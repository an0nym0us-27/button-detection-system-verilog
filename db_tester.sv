==> flow/design.v <==
`timescale 1ns / 1ps
module db(
    input logic clk, reset,
    input logic sw,
    output logic db
    );
    localparam N = 20;
    typedef enum{zero, wait1_1, wait1_2, wait1_3, one, wait0_1, wait0_2, wait0_3}state_type;
    state_type state_reg, state_next;
    logic [N-1:0] q_reg;
    logic [N-1:0] q_next;
    logic m_tick;
    always_ff@(posedge clk)
        q_reg <= q_next;
    assign q_next = q_reg + 1;
    assign m_tick = (q_reg==0) ? 1'b1 : 1'b0;
    always_ff@(posedge clk, posedge reset)
        if(reset)
            state_reg <= zero;
        else
            state_reg <= state_next;
     always_comb
     begin
     state_next = state_reg;
     db = 1'b0;
     case(state_reg)
        zero:
        if(sw)
            state_next = wait1_1;
        wait1_1:
            if(~sw)
                state_next = zero;
            else
                if(m_tick)
                    state_next = wait1_2;
        wait1_2:
            if(~sw)
                state_next = zero;
            else
                if(m_tick)
                    state_next = wait1_3;
        wait1_3:
            if(~sw)
                state_next = zero;
            else
                if(m_tick)
                    state_next = one;
        one:
            begin
                db = 1'b1;
                if(~sw)
                    state_next = wait0_1;
            end
        wait0_1:
            begin
                db = 1'b1;
                if(sw)
                    state_next = one;
                else
                    if(m_tick)
                        state_next = wait0_2;
            end
         wait0_2:
            begin
                db = 1'b1;
                if(sw)
                    state_next = one;
                else
                    if(m_tick)
                        state_next = wait0_3;
            end
          wait0_3:
            begin
                db = 1'b1;
                if(sw)
                    state_next = one;
                else
                    state_next = zero;
            end
         default: state_next = zero;
         endcase
     end      
endmodule
`timescale 1ns / 1ps
module db_tester(
    input logic clk,
    input logic btnR,  
    input logic btnC,  
    output logic [3:0] an,
    output logic [7:0] seg
    );
    logic [7:0] b_reg, d_reg;
    logic [7:0] b_next, d_next;
    logic btn_reg, db_reg;
    logic db_level, db_tick, btn_tick, clr;
    logic sw_en, db_en;
    disp_hex_mux disp_unit(.clk(clk), .reset(btnC), .hex3(b_reg[7:4]), .hex2(b_reg[3:0]), .hex1(d_reg[7:4]), .hex0(d_reg[3:0]), .dp_in(4'b1011), .an(an), .sseg(seg));
    rising_edge_detector red1(.clk(clk), .reset(btnC), .level(btnR), .tick(sw_en));
    rising_edge_detector red2(.clk(clk), .reset(btnC), .level(db_tick), .tick(db_en));
    db db_unit(.clk(clk), .reset(btnC), .sw(btnR), .db(db_level));
    always_ff@(posedge clk)
        begin
            btn_reg <= btnR;
            db_reg <= db_level;
        end
    assign btn_tick = ~btn_reg & btnR;
    assign db_tick = ~db_reg & db_level;
    assign clr = btnC;
    always_ff@(posedge clk)
        begin
            b_reg <= b_next;
            d_reg <= d_next;
        end
    assign b_next = (clr) ? 8'b0:
                    (btn_tick) ? b_reg + 1 : b_reg;
    assign d_next = (clr) ? 8'b0:
                    (db_tick) ? d_reg + 1 : d_reg;
endmodule
`timescale 1ns / 1ps
module disp_hex_mux(
    input logic clk, reset,
    input logic [3:0] hex3, hex2, hex1, hex0,  
    input logic [3:0] dp_in,  
    output logic [3:0] an,  
    output logic [7:0] sseg  
    );
    localparam N = 18;
    logic [N-1:0] q_reg;
    logic [N-1:0] q_next;
    logic [N-1:0] hex_in;
    logic dp;
    always_ff@(posedge clk, posedge reset)  
        if(reset)
            q_reg <= 0;
        else
            q_reg <= q_next;
        assign q_next = q_reg + 1;
        always_comb  
            case(q_reg[N-1:N-2])
                2'b00:
                    begin
                        an = 4'b1110;
                        hex_in = hex0;
                        dp = dp_in[0];
                    end
                2'b01:
                    begin
                        an = 4'b1101;
                        hex_in = hex1;
                        dp = dp_in[1];
                    end    
                2'b10:
                    begin
                        an = 4'b1011;
                        hex_in = hex2;
                        dp = dp_in[2];
                    end
                default:
                    begin
                        an = 4'b0111;
                        hex_in = hex3;
                        dp = dp_in[3];
                    end
        endcase
        always_comb  
          begin
            case(hex_in)
                4'h0: sseg [6:0] = 7'b1000000;
                4'h1: sseg [6:0] = 7'b1111001;
                4'h2: sseg [6:0] = 7'b0100100;
                4'h3: sseg [6:0] = 7'b0110000;
                4'h4: sseg [6:0] = 7'b0011001;
                4'h5: sseg [6:0] = 7'b0010010;
                4'h6: sseg [6:0] = 7'b0000010;
                4'h7: sseg [6:0] = 7'b1111000;
                4'h8: sseg [6:0] = 7'b00000000;
                4'h9: sseg [6:0] = 7'b0010000;
                4'ha: sseg [6:0] = 7'b0001000;
                4'hb: sseg [6:0] = 7'b0000011;
                4'hc: sseg [6:0] = 7'b1000110;
                4'hd: sseg [6:0] = 7'b0100001;
                4'he: sseg [6:0] = 7'b0000110;
                default: sseg [6:0] = 7'b0001110;
        endcase
        sseg[7] = dp;
    end
endmodule
`timescale 1ns / 1ps
module rising_edge_detector(
    input logic clk, reset,
    input logic level,
    output logic tick
    );
    typedef enum{zero, one} state_type;
    state_type state_reg, state_next;
    always_ff@(posedge clk, posedge reset)
        if(reset)
            state_reg <= zero;
        else
            state_reg <= state_next;
    always_comb
        begin
            state_next = state_reg;
            tick = 1'b0;
            case(state_reg)
                zero:
                    if(level)
                        begin
                            tick = 1'b1;
                            state_next = one;
                        end
                    one:
                        if(~level)
                            state_next = zero;
                    default: state_next = zero;
             endcase
        end 
endmodule
Step by step through the tools: db_tester --
What the tools print for db_tester, step after step. Line numbers count from 1 in the design file above. Library cell names are shortened. Not given: -
Set-up: top db_tester, clock clk, standard-cell library sky130hd, corner tt_025C_1v80

Word level --
Source: Yosys, flattened and elaborated, memories not mapped. Widths are those after wreduce. Registers that Yosys merges into a memory's read port (data or address) are not register bits. Print and check cells do not count. Equal cells are merged and count once. Yosys's memory passes give these memory sizes; they may raise the number of words (mostly to a power of two), join words into wider ones and drop unused or constant bits.
Word-level totals: flip-flop bits (word level) 88, ROM bits 112, output and inout port bits 12, bits of input ports 3, cells after elaboration 58, memory cells 1
Memories:
- (no name shown) | depth 16, bits a word 7, rd ports 1, write ports 0, RTL line 167 | case(hex_in)
Cells by class: bitwise gates (word level) 4, add/subtract/negate cells 4, eq/ne operators 16, reduce/logical cells 6, muxes and demuxes 20
Operator list (count):
- two-way mux 32 bit | 12
- parallel mux 32 bit (select 8 bit) | 1
- equality test 32 x 3 -> 1 bit with constant B | 4
- equality test 32 x 2 -> 1 bit with constant B | 2
- equality test 32 x 1 -> 1 bit with constant B | 1
- zero test 32 bit | 1
- parallel mux 4 bit (select 3 bit) | 2
- adder 20 x 1 -> 20 bit with constant B | 1
- zero test 20 bit | 1
- adder 18 x 1 -> 18 bit with constant B | 1
- adder 8 x 1 -> 8 bit with constant B | 2
- inequality test 3 x 2 -> 1 bit with constant B | 5
- zero test 14 bit with constant A | 1
- AND reduction 7 bit | 1
- two-way mux 7 bit | 1
- inequality test 2 bit with constant B | 2
- OR reduction 4 bit | 1
- two-way mux 3 bit | 1
- two-way mux 1 bit | 3
- bitwise AND 1 bit | 2
- inverter 1 bit | 2
- equality test 2 x 1 -> 1 bit with constant B | 1
- equality test 2 bit with constant B | 1
- zero test 2 bit | 1

Depth --
Depth = most cells in a row (Yosys ltp): at word level without a register or memory, in the mapped netlist without a sequential cell, where the memories' decode and read muxes count.
Depth: word-level depth 5, ABC_AREA 0, depth in mapped cells 7, gate-level depth less buffers 6

Synthesis result --
Source: synth_stat.txt of the flow (Yosys; design flattened, memories mapped). It holds for the ABC_AREA given above (unset counts as 0); a run with the other value may have another netlist. The area totals of this step are shown rounded.
Cells by type:
- dfxtp_1 | count 38, total area 760.73 um^2
- dfrtp_1 | count 25, total area 625.6 um^2
- xnor2_1 | count 27, total area 236.477 um^2
- xor2_1 | count 18, total area 157.651 um^2
- ha_1 | count 11, total area 137.632 um^2
- nand3_1 | count 21, total area 105.101 um^2
- nand4_1 | count 12, total area 75.072 um^2
- nand2_1 | count 19, total area 71.318 um^2
- nor2_1 | count 19, total area 71.318 um^2
- mux4_2 | count 3, total area 67.565 um^2
- inv_1 | count 15, total area 56.304 um^2
- mux4_1 | count 2, total area 52.55 um^2
- and3_1 | count 8, total area 50.048 um^2
- nor4_1 | count 8, total area 50.048 um^2
- and4_1 | count 5, total area 43.792 um^2
- a21oi_1 | count 8, total area 40.038 um^2
- o21ai_0 | count 7, total area 35.034 um^2
- mux2i_1 | count 3, total area 30.029 um^2
Other cell types: 24; their cells: 47.
Mapped netlist: cells in the netlist 296, flip-flop cells 64, chip area (Yosys) 3010 um^2
By module: a second synthesis without flattening, with its own total; a netlist apart from the flattened one above.
Unflattened totals: cells (unflattened synthesis) 311, area total of the unflattened synthesis 3200 um^2
Each row is one instance without its submodules.
Modules:
- disp_hex_mux | times used 1, cells 120, area 1250 um^2
- db | times used 1, cells 108, area 1180 um^2
- db_tester | times used 1, cells 83, area 766 um^2

Timing after synthesis --
Source: OpenSTA report_checks on the synthesized netlist (no wires, ideal clock, input and output delay 20% of the period each), path of least setup slack; recovery checks are left aside. Register names are those of the netlist, which keeps one name where synthesis merged equal registers.
Timing after synthesis: kind flip-flop to output port, from register disp_unit.q_reg[16], to output seg[3], driving pins on the path 7, arrival time 1.863 ns, path delay 1.863 ns, path buffers 1, slack 0.577 ns, clock period 3.05 ns, output delay 0.610 ns, time at the first pin 0.000 ns, synthesis period reached 2.473 ns
"path delay" = arrival - input delay + setup time. A path that ends at an output port has no setup time. "driving pins on the path" counts driving pins, that of a launching flip-flop among them; a cell with two outputs on the path counts twice. "synthesis period reached" is the clock period less the worst setup slack; recovery checks do not enter. This is arithmetic on one report: input and output delays are still those of the set period (20% each). The rows between start and end are the longest chain of elaborated cells between them; the timing report does not say that the signal goes this way. Where chains are equally long, one stands for them. Each line given opens the expression or statement behind the cell; cells for indexed reads and writes are added by Yosys, which also makes memories of some case tables. The chain passes a memory read, where the word-level depth is cut; so it can be longer than that depth.
On the way, after synthesis: path through dfrtp_1 buf_6 mux4_1 inv_1 ha_1 inv_1 mux4_2, cells in the longest elaborated chain 4
Ends and longest elaborated chain, after synthesis:
- start, declared | RTL line 128 | logic [N-1:0] q_reg;
- start, assigned | RTL line 134 | q_reg <= 0;
- start, assigned | RTL line 136 | q_reg <= q_next;
- equality test 2 bit | RTL line 139 | case(q_reg[N-1:N-2])
- parallel mux 4 bit (select 3 bit) | RTL line 139
- memory (16 x 7 bit) | RTL line 167 | case(hex_in)
- two-way mux 7 bit | RTL line 167
- end, declared | RTL line 90 | output logic [7:0] seg

Worst path after layout --
From the final timing report of run A: the path of least setup slack in the routed layout; clock arrival at registers is part of the times.
Timing after layout: kind flip-flop to output port, from register disp_unit.q_reg[16], to output seg[3], path buffers 2, driving pins on the path 6, clock period 1.91 ns, time at the first pin 0.33 ns, arrival time 2.25 ns, output delay 0.38 ns, slack -0.72 ns
The rows between start and end are the longest chain of elaborated cells between them; the timing report does not say that the signal goes this way. Where chains are equally long, one stands for them. The chain passes a memory read, where the word-level depth is cut; so it can be longer than that depth.
On the way, after layout: path through dfrtp_2 mux4_2 buf_6 ha_4 mux4_2 buf_6, cells in the longest elaborated chain 4
Ends and longest elaborated chain, after layout:
- start, declared | RTL line 128 | logic [N-1:0] q_reg;
- start, assigned | RTL line 134 | q_reg <= 0;
- start, assigned | RTL line 136 | q_reg <= q_next;
- equality test 2 bit | RTL line 139 | case(q_reg[N-1:N-2])
- parallel mux 4 bit (select 3 bit) | RTL line 139
- memory (16 x 7 bit) | RTL line 167 | case(hex_in)
- two-way mux 7 bit | RTL line 167
- end, declared | RTL line 90 | output logic [7:0] seg

==> results <==
Below are 2 stored runs of the flow (Yosys, OpenROAD; platform sky130hd) on db_tester, each with its settings and what was measured, unordered. Constraints: input delay and output delay 20% of the set period each, output load 0.01 pF.
"achieved clock period" means the clock period less the worst setup slack. The figure is calculated, with input and output delays left at 20% of the set period.
"worst setup path time": the worst setup path's part of the clock period (all of it between registers, 20% less for each end at a port) less its slack. A launch clock that arrives late makes it longer, a capture clock that arrives late makes it shorter.
"power" is the tool's figure for a default switching activity; nothing was simulated.
Results are given in rounded form.
[run A] settings: period_ns=1.91, CORE_UTILIZATION=46, SETUP_SLACK_MARGIN=0.12, PLACE_DENSITY_LB_ADDON=0.03, CELL_PAD_IN_SITES_GLOBAL_PLACEMENT=3, CTS_CLUSTER_DIAMETER=317, MAX_ROUTING_LAYER=met5, CAP_MARGIN=20, CORE_MARGIN=2, SLEW_MARGIN=20
[run A] result: chip area after synthesis (Yosys) 3010 um^2, die area 7200 um^2, standard-cell area of the final layout 3790 um^2, utilization 59.7%, worst setup slack after layout -0.723 ns, total negative slack -4.18 ns, power 2540 uW, achieved clock period 2.633 ns, worst setup path time 2.25 ns, worst setup path kind flip-flop to output port
[run B] settings: period_ns=2.08, CORE_UTILIZATION=32, SETUP_SLACK_MARGIN=0.37, PLACE_DENSITY_LB_ADDON=0.01, CELL_PAD_IN_SITES_GLOBAL_PLACEMENT=0, SLEW_MARGIN=5, MAX_ROUTING_LAYER=met4, CAP_MARGIN=20, CORE_MARGIN=2
[run B] result: chip area after synthesis (Yosys) 3010 um^2, die area 10200 um^2, standard-cell area of the final layout 3880 um^2, utilization 42.2%, worst setup slack after layout -0.545 ns, total negative slack -3.24 ns, power 2260 uW, achieved clock period 2.625 ns, worst setup path time 2.21 ns, worst setup path kind flip-flop to output port
